==> flow/design.v <==
module decoder_4x16_neg(output reg [15:0] Y, input [3:0] X);
	always @(X)
		case(X)
			4'h0:	Y = 16'b1111111111111110;
			4'h1:	Y = 16'b1111111111111101;
			4'h2: 	Y = 16'b1111111111111011;
			4'h3:	Y = 16'b1111111111110111;
			4'h4:	Y = 16'b1111111111101111;
			4'h5:	Y = 16'b1111111111011111;
			4'h6: 	Y = 16'b1111111110111111;
			4'h7:	Y = 16'b1111111101111111;
			4'h8:	Y = 16'b1111111011111111;
			4'h9:	Y = 16'b1111110111111111;
			4'hA:	Y = 16'b1111101111111111;
			4'hB:	Y = 16'b1111011111111111;
			4'hC:	Y = 16'b1110111111111111;
			4'hD:	Y = 16'b1101111111111111;
			4'hE:	Y = 16'b1011111111111111;
			4'hF:	Y = 16'b0111111111111111;
		endcase
endmodule
module mux_16x1_32b(output reg [31:0] Y, input [3:0] Sel, input [31:0] X0, X1, X2, X3, X4, X5, X6, X7, X8, X9, X10, X11, X12, X13, X14, X15); 
	always @(Sel, X0, X1, X2, X3, X4, X5, X6, X7, X8, X9, X10, X11, X12, X13, X14, X15)
		case(Sel)
			4'b0000:	Y = X0;
			4'b0001:	Y = X1;
			4'b0010:	Y = X2;
			4'b0011:	Y = X3;
			4'b0100:	Y = X4;
			4'b0101: 	Y = X5;
			4'b0110:	Y = X6;
			4'b0111:	Y = X7;
			4'b1000:	Y = X8;
			4'b1001:	Y = X9;
			4'b1010:	Y = X10;
			4'b1011:	Y = X11;
			4'b1100:	Y = X12;
			4'b1101:	Y = X13;
			4'b1110:	Y = X14;
			4'b1111:	Y = X15;
		endcase
endmodule
module register_32b(output reg [31:0] Q, input LE, Clk, Clr, input [31:0] D);
	always @(posedge Clk, negedge Clr)
		if(!Clr) Q <= 32'h00000000;
		else if(!LE) Q <= D;
endmodule
module register_file(output [31:0] A, B, input [31:0] C, input [3:0] ra, rb, rc, input clk, clr, le);
	wire [31:0] r0_out, r1_out, r2_out, r3_out, r4_out, r5_out, r6_out, r7_out, r8_out, r9_out, r10_out, r11_out, r12_out, r13_out, r14_out, r15_out;
	wire [15:0] decOut;
	wire wor0, wor1, wor2, wor3, wor4, wor5, wor6, wor7, wor8, wor9, wor10, wor11, wor12, wor13, wor14, wor15;
	decoder_4x16_neg decoder(decOut,rc);
	or(wor0,decOut[0],le);
	or(wor1,decOut[1],le);
	or(wor2,decOut[2],le);
	or(wor3,decOut[3],le);
	or(wor4,decOut[4],le);
	or(wor5,decOut[5],le);
	or(wor6,decOut[6],le);
	or(wor7,decOut[7],le);
	or(wor8,decOut[8],le);
	or(wor9,decOut[9],le);
	or(wor10,decOut[10],le);
	or(wor11,decOut[11],le);
	or(wor12,decOut[12],le);
	or(wor13,decOut[13],le);
	or(wor14,decOut[14],le);
	or(wor15,decOut[15],le);
	register_32b r0(r0_out, wor0, clk, clr, C);
	register_32b r1(r1_out, wor1, clk, clr, C);
	register_32b r2(r2_out, wor2, clk, clr, C);
	register_32b r3(r3_out, wor3, clk, clr, C);
	register_32b r4(r4_out, wor4, clk, clr, C);
	register_32b r5(r5_out, wor5, clk, clr, C);
	register_32b r6(r6_out, wor6, clk, clr, C);
	register_32b r7(r7_out, wor7, clk, clr, C);
	register_32b r8(r8_out, wor8, clk, clr, C);
	register_32b r9(r9_out, wor9, clk, clr, C);
	register_32b r10(r10_out, wor10, clk, clr, C);
	register_32b r11(r11_out, wor11, clk, clr, C);
	register_32b r12(r12_out, wor12, clk, clr, C);
	register_32b r13(r13_out, wor13, clk, clr, C);
	register_32b r14(r14_out, wor14, clk, clr, C);
	register_32b r15(r15_out, wor15, clk, clr, C);
	mux_16x1_32b mA(A,ra,r0_out, r1_out, r2_out, r3_out, r4_out, r5_out, r6_out, r7_out, r8_out, r9_out, r10_out, r11_out, r12_out, r13_out, r14_out, r15_out);
	mux_16x1_32b mB(B,rb,r0_out, r1_out, r2_out, r3_out, r4_out, r5_out, r6_out, r7_out, r8_out, r9_out, r10_out, r11_out, r12_out, r13_out, r14_out, r15_out);
endmodule
### From RTL to reports: register_file

What the tools print for register_file, step after step.
Line numbers count from 1 in the design file above.
Operators: Yosys type, input widths -> output width; for muxes data width and select width s.
Library cell names are shortened.
A cell with -- has no value.

| set-up | value |
|---|---|
| top module | register_file |
| clock input | clk |
| library | sky130hd |
| library corner | tt_025C_1v80 |

### After elaboration

Yosys after proc, flatten, opt, wreduce and memory -nomap, before mapping. Enables and synchronous resets that opt folds into registers are not counted as muxes. Memory bits, and registers merged into a memory's read port (data or address), are not among the register bits. Print and check cells are not counted. Equal cells are merged and count once.
Yosys's memory passes give these memory sizes; they may raise the number of words (mostly to a power of two), join words into wider ones and drop unused or constant bits.

| word-level totals | value |
|---|---|
| flip-flop bits (word level) | 512 |
| bits in latches | 0 |
| memory bits (writable) | 0 |
| memory bits (read-only) | 256 |
| clocked read ports x word width | 0 |
| memory cells | 1 |
| input port bits | 47 |
| output and inout port bits | 64 |
| elaborated cells | 67 |

Memories:

| name | depth | bits a word | rd ports | write ports | RTL line | RTL |
|---|---|---|---|---|---|---|
| (name not given) | 16 | 16 | 1 | 0 | 3 | `case(X)` |

| operators by class | value |
|---|---|
| $add $sub $neg | 0 |
| multiply operators | 0 |
| div/mod/pow operators | 0 |
| order comparisons | 0 |
| equality and inequality tests | 30 |
| shifts and indexed selects | 0 |
| multiplexer cells | 2 |
| bitwise logic cells | 16 |
| reductions and logical operators | 2 |

Operators with widths:

| cell | number |
|---|---|
| $pmux 32 s16 | 2 |
| $eq 4x4->1 const B | 16 |
| $eq 4x3->1 const B | 8 |
| $or 1x1->1 | 16 |
| $eq 4x2->1 const B | 4 |
| $eq 4x1->1 const B | 2 |
| $logic_not 4->1 | 2 |

### Longest topological paths

Depth = most cells in a row (Yosys ltp): at word level without a register or memory, in the mapped netlist without a sequential cell, where the memories' decode and read muxes count.

| depth | value |
|---|---|
| depth after elaboration | 2 |
| ABC_AREA | 0 |
| depth in mapped cells | 8 |
| gate-level depth less buffers | 4 |

### After synthesis

The flow's flattened synthesis, as Yosys stat reports it; memories are mapped. The netlist is that of the ABC_AREA named above (0 if unset); the other value can give another one.

| mapped netlist | value |
|---|---|
| standard cells after synthesis | 2,297 |
| cell area after synthesis | 27,685.3 µm² |
| sequential area | 12,812.3 µm² |
| flip-flop cells | 512 |

Cells by type:

| cell | number | total area (µm²) |
|---|---|---|
| dfrtp_1 | 512 | 1.28E+04 |
| mux2_2 | 570 | 6.42E+03 |
| a22oi_1 | 147 | 1.1E+03 |
| mux2i_1 | 82 | 820.787 |
| a22o_1 | 88 | 770.739 |
| a222oi_1 | 42 | 420.403 |
| clkbuf_1 | 110 | 412.896 |
| buf_2 | 80 | 400.384 |
| o221ai_1 | 44 | 385.37 |
| o22a_1 | 43 | 376.611 |
| nand2b_1 | 50 | 312.8 |
| o221a_2 | 22 | 247.738 |
| a32oi_1 | 26 | 227.718 |
| a21oi_1 | 45 | 225.216 |
| nor2_1 | 55 | 206.448 |
| mux4_2 | 9 | 202.694 |
| nand2_1 | 54 | 202.694 |
| nand3b_1 | 27 | 202.694 |

Not listed: further types 49, cells in them 291.
By module: a second synthesis without flattening, with its own total; a netlist apart from the flattened one above.

| second synthesis, totals | value |
|---|---|
| cells (unflattened synthesis) | 2,339 |
| area total of the unflattened synthesis | 30,008.8 µm² |

Rows give one instance, submodules left out.

By module:

| module | times used | cells | area (µm²) | seq. area (µm²) |
|---|---|---|---|---|
| register_32b | 16 | 68 | 1,345.0 | 800.8 |
| mux_16x1_32b | 2 | 607 | 4,095.2 | 0.0 |
| decoder_4x16_neg | 1 | 20 | 186.4 | 0.0 |
| register_file | 1 | 17 | 111.4 | 0.0 |

### Worst setup path after synthesis

OpenSTA on the mapped netlist: ideal clock, no wires. The path of least setup slack (recovery checks aside). Input and output delay are each 20% of the period. Register names are those of the netlist, which keeps one name where synthesis merged equal registers.

| path post-synthesis | value |
|---|---|
| path type | input port to output port |
| start point | in rb[2] |
| end point | out B[30] |
| clock period | 3,530 ps |
| input delay | 706 ps |
| output delay | 706 ps |
| time at the first pin | 706 ps |
| data arrival time | 2,129 ps |
| data required time | 2,824 ps |
| setup slack | 695 ps |
| path delay | 1,423 ps |
| stages on the path | 6 |
| path buffers | 2 |
| synthesis period reached | 2,835 ps |

"path delay" = arrival - input delay + setup time.
A path that ends at an output port has no setup time.
"stages on the path": output pins that drive a net of the path, with the launching flip-flop's if there is one; two outputs of one cell count as two.
"synthesis period reached" = period - worst setup slack (recovery checks aside). The figure is calculated, with input and output delays left at 20% of the set period.
The rows between start and end are the longest chain of elaborated cells between them; the timing report does not say that the signal goes this way. Where chains are equally long, one stands for them.
A line is the first line of the expression or statement that the cell stems from. Yosys adds cells for indexed reads and writes and turns some case tables into memories.

| between the ends, post-synthesis | value |
|---|---|
| cell sequence | buf_4 -> clkbuf_1 -> mux2_2 -> a222oi_1 -> o221a_2 -> a21oi_1 |
| length of the longest elaborated chain | 2 |
| elaborated cells between the ends (all ways) | 17 |

RTL lines, path post-synthesis:

| what | RTL line | RTL |
|---|---|---|
| from (decl) | 48 | `module register_file(output [31:0] A, B, input [31:0] C, input [3:0] ra, rb, rc, input clk, clr, le);` |
| $eq 4x4->1 | 24 | `case(Sel)` |
| $pmux 32 s16 | 24 |  |
| to (decl) | 48 |  |

### Timing after layout

Path of least setup slack in the final report of job 1 (OpenROAD, finished layout, wires in). Where an end is a register, its clock arrival counts in the times.
The report prints the path's times to 10 ps; the period is as set.

| path post-layout | value |
|---|---|
| path type | flip-flop to output port |
| start point | reg r11.Q[13] |
| end point | out A[13] |
| clock period | 2,790 ps |
| output delay | 560 ps |
| time at the first pin | 640 ps |
| data arrival time | 2,370 ps |
| data required time | 2,230 ps |
| setup slack | -130 ps |
| stages on the path | 8 |
| path buffers | 3 |

The rows between start and end are the longest chain of elaborated cells between them; the timing report does not say that the signal goes this way. Where chains are equally long, one stands for them.

| between the ends, post-layout | value |
|---|---|
| cell sequence | dfrtp_1 -> buf_6 -> buf_6 -> mux2i_1 -> o22ai_2 -> nor4b_4 -> a31oi_4 -> buf_2 |
| length of the longest elaborated chain | 1 |
| elaborated cells between the ends (all ways) | 1 |

RTL lines, path post-layout:

| what | RTL line | RTL |
|---|---|---|
| from (decl) | 43 | `module register_32b(output reg [31:0] Q, input LE, Clk, Clr, input [31:0] D);` |
| from (assign) | 45 | `if(!Clr) Q <= 32'h00000000;` |
| from (assign) | 46 | `else if(!LE) Q <= D;` |
| $pmux 32 s16 | 24 | `case(Sel)` |
| to (decl) | 48 | `module register_file(output [31:0] A, B, input [31:0] C, input [3:0] ra, rb, rc, input clk, clr, le);` |

Flow measurements of register_file on sky130hd: 2 stored runs with different settings, listed in no order. Input and output delays are each 20% of the period that was set; the output load is 0.01 pF.
By "achieved period" is meant the clock period of the run minus its worst setup slack. This is arithmetic on one report: input and output delays are still those of the set period (20% each).
"total power of the final layout" is the tool's figure for a default switching activity; nothing was simulated.
Settings: - = not set for that run.

| stored run | period_ns | CORE_UTILIZATION | CAP_MARGIN | CORE_MARGIN | SLEW_MARGIN | SETUP_SLACK_MARGIN | PLACE_DENSITY_LB_ADDON | CELL_PAD_IN_SITES_DETAIL_PLACEMENT | TNS_END_PERCENT | GPL_TIMING_DRIVEN | CTS_CLUSTER_DIAMETER | MIN_ROUTING_LAYER | synthesis area (µm²) | area inside the die boundary (µm²) | standard-cell area after routing (µm²) | setup slack of the critical path (ps) | sum of negative setup slack (ps) | total power of the final layout (mW) | achieved period (ps) |
|---|---|---|---|---|---|---|---|---|---|---|---|---|---|---|---|---|---|---|---|
| job 1 | 2.79 | 66 | 20 | 2 | 20 | - | - | - | - | - | - | - | 27,685.3 | 43,601.6 | 34,979.8 | -134 | -466 | 24.782 | 2,924 |
| job 2 | 4.62 | 26 | 20 | 4 | 20 | 0.96 | 0.09 | 0 | 10 | 0 | 57 | met1 | 27,685.3 | 111,767.0 | 36,294.8 | 803 | 0 | 16.563 | 3,817 |
